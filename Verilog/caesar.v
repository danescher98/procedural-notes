==> flow/design.v <==
module caesar (
  input wire clk,         
  input wire rst,         
  input wire [7:0] key,   
  input wire [7:0] data_in,   
  output reg [7:0] data_out   
);
  parameter OFFSET = 3;   
  reg [7:0] shifted_data;
  reg [7:0] encrypted_data;
  always @(posedge clk or posedge rst) begin
    if (rst) begin
      shifted_data <= 0;
      encrypted_data <= 0;
    end else begin
      shifted_data <= data_in + OFFSET;
      encrypted_data <= shifted_data ^ key;
    end
  end
  assign data_out = encrypted_data;
endmodule
======== From RTL to reports: caesar ========
What the tools print for caesar, step after step.
Lines are those of the file above, counted from 1.
Operators carry their Yosys type and port widths (W data, S select, Z words).
Cell names lack the library's common part.
The mark - stands for no value.
design
  top ..................................... caesar
  clock input ............................. clk
  library ................................. sky130hd
  timing corner ........................... tt_025C_1v80

======== After elaboration ========
Source: Yosys, flattened and elaborated, memories not mapped. Widths are those after wreduce; folded enables and synchronous resets count as part of the registers. Registers that Yosys merges into a memory's read port (data or address) are not register bits. Print and check cells do not count. Equal cells are merged and count once.
storage and ports
  memory cells ............................ 0
  latch bits .............................. 0
  memory bits (writable) .................. 0
  bits in read-only memories .............. 0
  bits in registers ....................... 16
  input port bits ......................... 18
  clocked read ports x word width ......... 0
operators by class
  add/sub/neg operators ................... 1
  equality and inequality tests ........... 0
  multiply operators ...................... 0
  order comparisons ....................... 0
  div/mod/pow operators ................... 0
  bitwise logic cells ..................... 1
  shifts and indexed selects .............. 0
  reductions and logical operators ........ 0
  mux-type cells .......................... 0
operators with widths
  kind                   count
  $add A8 B2 Y8 const B  1
  $xor A8 B8 Y8          1

======== Depth ========
Longest topological path by Yosys (ltp), each cell counted once; first at word level (registers and memories cut), then after technology mapping (sequential cells cut; the memories' decode and read muxes count).
depth
  depth in word-level cells ............... 1
  ABC_AREA ................................ 0
  depth in mapped cells ................... 4
  mapped depth without buffers ............ 4

======== Mapped cells and area ========
Yosys stat after the flow's synthesis: flattened, memories mapped to cells. It holds for the ABC_AREA given above (unset counts as 0); a run with the other value may have another netlist.
mapped netlist
  mapped area ............................. 0.0005906 sq mm
  buffer cells ............................ 0
  mapped cells ............................ 43
  mapped flip-flops ....................... 16
cell types
  type       count  area in all (sq um)
  dfrtp_1    16     400.384
  xor2_1     11     96.342
  xnor2_1    3      26.275
  inv_1      4      15.014
  ha_1       1      12.512
  nor2_1     3      11.261
  o21ai_0    2      10.01
  o2111ai_1  1      8.758
  nand4_1    1      6.256
  nand2_1    1      3.754

======== Timing after synthesis ========
Path of least setup slack by OpenSTA after synthesis, without wires, with an ideal clock, recovery checks aside; 20% of the period is set as input and as output delay. Where synthesis merged equal registers, the netlist keeps one of their names.
path after synthesis
  path kind ............................... input port to flip-flop
  start ................................... input port data_in[0]
  end ..................................... register shifted_data[6]
  arrival ................................. 0.669 ns
  launch time at the first pin ............ 0.161 ns
  slack ................................... 0.058 ns
  period .................................. 0.806 ns
  path delay .............................. 0.587 ns
  data required time ...................... 0.727 ns
  setup time .............................. 0.079 ns
  stages .................................. 4
  path buffers ............................ 0
  synthesis period reached ................ 0.748 ns
"path delay" is the arrival time less input delay plus setup time.
"stages" counts driving pins, that of a launching flip-flop among them; a cell with two outputs on the path counts twice.
"synthesis period reached" = period - worst setup slack (recovery checks aside). The figure is calculated, with input and output delays left at 20% of the set period.
Between the ends stands the longest chain of elaborated cells between them, by number of cells; it is not shown to be the way that was timed. Of several equally long chains one is given.
A line is the first line of the expression or statement that the cell stems from. Yosys adds cells for indexed reads and writes and turns some case tables into memories.
on the way, after synthesis
  path through ............................ inv_1 ha_1 nor2_1 xor2_1
  length of the longest elaborated chain .. 1
  elaborated cells on any way between the ends .. 1
  source lines of those cells ............. 1
  classes of those cells .................. add/sub: 1
RTL lines, path after synthesis
  element        line  RTL
  from (decl)    5     input wire [7:0] data_in,
  $add A8 B2 Y8  16    shifted_data <= data_in + OFFSET;
  to (assign)    13    shifted_data <= 0;
  to (assign)    16
  to (decl)      9     reg [7:0] shifted_data;

======== Path in the finished layout ========
Path of least setup slack in the final report of job 1 (OpenROAD, finished layout, wires in). Where an end is a register, its clock arrival counts in the times.
path after layout
  path kind ............................... flip-flop to output port
  start ................................... register encrypted_data[3]
  end ..................................... output port data_out[3]
  arrival ................................. 0.78 ns
  data required time ...................... 0.77 ns
  period .................................. 0.966 ns
  stages .................................. 2
  external output delay ................... 0.19 ns
  slack ................................... -0.01 ns
  launch time at the first pin ............ 0.27 ns
  path buffers ............................ 1
on the way, after layout
  path through ............................ dfrtp_1 buf_2
  length of the longest elaborated chain .. 0
  elaborated cells on any way between the ends .. 0
  source lines of those cells ............. 0
RTL lines, path after layout
  element        line  RTL
  from (decl)    10    reg [7:0] encrypted_data;
  from (assign)  14    encrypted_data <= 0;
  from (assign)  17    encrypted_data <= shifted_data ^ key;
  to (decl)      6     output reg [7:0] data_out

Data sheet: physical implementation of caesar

Measured results for caesar: 2 stored runs of the Yosys and OpenROAD flow on sky130hd. The settings differ; the order carries no meaning. The constraints put input and output delay at 20% of the set period each and load the outputs with 0.01 pF.
"achieved period" is the run's clock period less its worst setup slack. It is reckoned from that one timing run; input and output delays stay at 20% of the period that was set.
"worst path time": the worst setup path's part of the clock period (all of it between registers, 20% less for each end at a port) less its slack. A launch clock that arrives late makes it longer, a capture clock that arrives late makes it shorter.
By "overall power" is meant OpenSTA's value without simulated activity: inputs other than the clock are taken to toggle once in ten clock periods, and the tool carries that through the logic.

---- job 1 ----
settings
  period_ns = 0.966
  CAP_MARGIN = 20
  CORE_MARGIN = 2
  CORE_UTILIZATION = 40
  SLEW_MARGIN = 20
results
  overall power ........................... 1357 uW
  Yosys chip area after synthesis ......... 0.0005906 sq mm
  achieved period ......................... 0.977 ns
  utilization after layout ................ 71.2%
  standard-cell area after routing ........ 0.0009497 sq mm
  worst path time ......................... 0.78 ns
  class of the worst setup path ........... flip-flop to output port
  final setup TNS ......................... -0.012 ns
  die area ................................ 0.0017999 sq mm
  lowest setup slack ...................... -0.011 ns

---- job 2 ----
settings
  period_ns = 1.22
  CORE_UTILIZATION = 46
  PLACE_DENSITY = 0.78
  CORE_MARGIN = 7
  CELL_PAD_IN_SITES_GLOBAL_PLACEMENT = 1
  GPL_TIMING_DRIVEN = 0
  CTS_CLUSTER_SIZE = 46
  CAP_MARGIN = 20
  SLEW_MARGIN = 20
results
  overall power ........................... 1130 uW
  Yosys chip area after synthesis ......... 0.0005906 sq mm
  achieved period ......................... 1.170 ns
  utilization after layout ................ 76.5%
  standard-cell area after routing ........ 0.0008846 sq mm
  worst path time ......................... 0.93 ns
  class of the worst setup path ........... flip-flop to output port
  final setup TNS ......................... 0.000 ns
  die area ................................ 0.002483 sq mm
  lowest setup slack ...................... 0.050 ns
